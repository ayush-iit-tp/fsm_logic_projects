==> flow/design.v <==
module traffic_light_controller(
    input clk,             
    input reset,           
    output reg [2:0] light_NS,  
    output reg [2:0] light_EW   
);
    typedef enum reg [1:0] {
        NS_GREEN_EW_RED = 2'b00,
        NS_YELLOW_EW_RED = 2'b01,
        NS_RED_EW_GREEN = 2'b10,
        NS_RED_EW_YELLOW = 2'b11
    } state_t;
    state_t state, next_state;
    reg [31:0] counter;  
    always @(posedge clk or posedge reset) begin
        if (reset) begin
            state <= NS_GREEN_EW_RED;
            counter <= 0;
        end else begin
            counter <= counter + 1;
            if (counter == 100) begin  
                state <= next_state;
                counter <= 0;
            end
        end
    end
    always @(*) begin
        case (state)
            NS_GREEN_EW_RED: begin
                light_NS = 3'b001;  
                light_EW = 3'b100;  
                next_state = NS_YELLOW_EW_RED;
            end
            NS_YELLOW_EW_RED: begin
                light_NS = 3'b010;  
                light_EW = 3'b100;  
                next_state = NS_RED_EW_GREEN;
            end
            NS_RED_EW_GREEN: begin
                light_NS = 3'b100;  
                light_EW = 3'b001;  
                next_state = NS_RED_EW_YELLOW;
            end
            NS_RED_EW_YELLOW: begin
                light_NS = 3'b100;  
                light_EW = 3'b010;  
                next_state = NS_GREEN_EW_RED;
            end
            default: begin
                light_NS = 3'b100;  
                light_EW = 3'b100;  
                next_state = NS_GREEN_EW_RED;
            end
        endcase
    end
endmodule
From RTL to reports: traffic_light_controller --
What the tools print for traffic_light_controller, step after step. Line numbers count from 1 in the design file above. Operators: Yosys type, input widths -> output width; for muxes data width and select width s. Cell names lack the library's common part. Not given: -
Design: design top traffic_light_controller, clock clk, standard-cell library sky130hd, library corner tt_025C_1v80

Word-level counts --
Source: Yosys, flattened and elaborated, memories not mapped. Widths are those after wreduce. Registers that Yosys merges into a memory's read port (data or address) are not register bits. Print and check cells do not count. Equal cells are merged and count once.
Operators by class: equality and inequality tests 4, $add $sub $neg 1, muxes and demuxes 4, reductions and logical operators 3
Operator list (count):
- $add 32x1->32 const B | 1
- $eq 32x7->1 const B | 1
- $mux 32 | 1
- $pmux 3 s3 | 2
- $pmux 2 s4 | 1
- $eq 2x2->1 const B | 2
- $reduce_or 2->1 | 2
- $eq 2x1->1 const B | 1
- $logic_not 2->1 | 1
Word-level totals: word-level cells 14, register bits after elaboration 34, input bits 2

Longest topological paths --
Depth = most cells in a row (Yosys ltp): at word level without a register or memory, in the mapped netlist without a sequential cell, where the memories' decode and read muxes count.
Logic depth: depth in word-level cells 3, ABC_AREA 1, depth in mapped cells 9, depth with buffers taken out 9

Synthesis result --
The flow's flattened synthesis, as Yosys stat reports it; memories are mapped. The netlist is that of the ABC_AREA named above (0 if unset); the other value can give another one.
Synthesis totals: area of sequential cells 0.0009021 mm², mapped flip-flops 36, chip area (Yosys) 0.0021896 mm², cell count 318, buffer cells 3
Cells by type:
- dfrtp_1 | count 35, total area 875.84 µm²
- nand2_1 | count 110, total area 412.896 µm²
- inv_1 | count 59, total area 221.462 µm²
- nor2_1 | count 50, total area 187.68 µm²
- nand3_1 | count 20, total area 100.096 µm²
- xor2_1 | count 11, total area 96.342 µm²
- nor2_4 | count 6, total area 67.565 µm²
- xnor2_1 | count 4, total area 35.034 µm²
- nand2_4 | count 3, total area 33.782 µm²
- nor2_2 | count 5, total area 31.28 µm²
- dfstp_2 | count 1, total area 26.275 µm²
- ha_1 | count 2, total area 25.024 µm²
- nand2_2 | count 4, total area 25.024 µm²
- nor2_8 | count 1, total area 20.019 µm²
- clkbuf_1 | count 3, total area 11.261 µm²
- inv_2 | count 2, total area 7.507 µm²
- and2_1 | count 1, total area 6.256 µm²
- o22ai_1 | count 1, total area 6.256 µm²

Timing after synthesis --
Path of least setup slack by OpenSTA after synthesis, without wires, with an ideal clock, recovery checks aside; 20% of the period is set as input and as output delay. Where synthesis merged equal registers, the netlist keeps one of their names.
Timing path after synthesis: path kind flip-flop to output port, start register (no name shown), end output light_NS[0], period 2.49 ns, arrival time 0.909 ns, delay of the path 0.909 ns, setup slack 1.083 ns, data required time 1.992 ns, stages 4, synthesis period reached 1.407 ns
"delay of the path" is the arrival time less input delay plus setup time. At an output port there is no setup time. "stages": output pins that drive a net of the path, with the launching flip-flop's if there is one; two outputs of one cell count as two. "synthesis period reached" = period - worst setup slack (recovery checks aside). The figure is calculated, with input and output delays left at 20% of the set period.
Between the ends, after synthesis: path through dfrtp_1 nor2_1 inv_1 nor2_1
Ends and longest elaborated chain, after synthesis:
- end, declared | RTL line 4 | output reg [2:0] light_NS,
Chain of elaborated cells between the ends: none given. Nets of the timed path that keep an RTL name, with a line that drives or declares them; the list need not be complete.
Nets with RTL names, path after synthesis:
- light_EW[2] | RTL line 28 | case (state)
- light_NS[2] | RTL line 28

Worst path after layout --
From the final timing report of record 1: the path of least setup slack in the routed layout; clock arrival at registers is part of the times.
Timing path after layout: path kind flip-flop to output port, start register (no name shown), end output light_NS[0], stages 5, setup slack 1.15 ns, period 3.51 ns, arrival time 1.65 ns, data required time 2.81 ns
Between the ends, after layout: path through dfrtp_1 nor2_1 inv_1 nor2_1 clkdlybuf4s50_1
Ends and longest elaborated chain, after layout:
- end, declared | RTL line 4 | output reg [2:0] light_NS,
Chain of elaborated cells between the ends: none given.

Ticket comment

Measured data: module traffic_light_controller, platform sky130hd, 2 stored runs of the flow under differing settings, order arbitrary. Input and output delays are each 20% of the period that was set; the output load is 0.01 pF.
By "clock period reached" is meant the clock period of the run minus its worst setup slack. This is arithmetic on one report: input and output delays are still those of the set period (20% each).
"time used up by the worst setup path": the worst setup path's part of the clock period (all of it between registers, 20% less for each end at a port) less its slack. A launch clock that arrives late makes it longer, a capture clock that arrives late makes it shorter.
By "overall power" is meant OpenSTA's value without simulated activity: inputs other than the clock are taken to toggle once in ten clock periods, and the tool carries that through the logic.

* Record 1 | settings: period_ns 3.51; CORE_UTILIZATION 32; SETUP_SLACK_MARGIN 0.32; PLACE_DENSITY 0.8; CORE_ASPECT_RATIO 0.71; CORE_MARGIN 7; CELL_PAD_IN_SITES_DETAIL_PLACEMENT 1; ABC_AREA 1; GPL_ROUTABILITY_DRIVEN 1; MIN_ROUTING_LAYER met1; MAX_ROUTING_LAYER met5; CAP_MARGIN 20; SLEW_MARGIN 20 | results: chip area after synthesis (Yosys) 0.0021896 mm²; die footprint 0.0093886 mm²; standard-cell area after layout 0.0024886 mm²; utilization after routing 37.5%; smallest setup slack 1.154 ns; setup TNS 0.000 ns; overall power 809.3 uW; clock period reached 2.356 ns; time used up by the worst setup path 1.65 ns; worst setup path kind flip-flop to output port
* Record 2 | settings: period_ns 3.09; CAP_MARGIN 20; CORE_MARGIN 2; CORE_UTILIZATION 40; SLEW_MARGIN 20 | results: chip area after synthesis (Yosys) 0.0016791 mm²; die footprint 0.0047321 mm²; standard-cell area after layout 0.0019131 mm²; utilization after routing 47.5%; smallest setup slack 0.802 ns; setup TNS 0.000 ns; overall power 819.8 uW; clock period reached 2.288 ns; time used up by the worst setup path 2.29 ns; worst setup path kind flip-flop to flip-flop
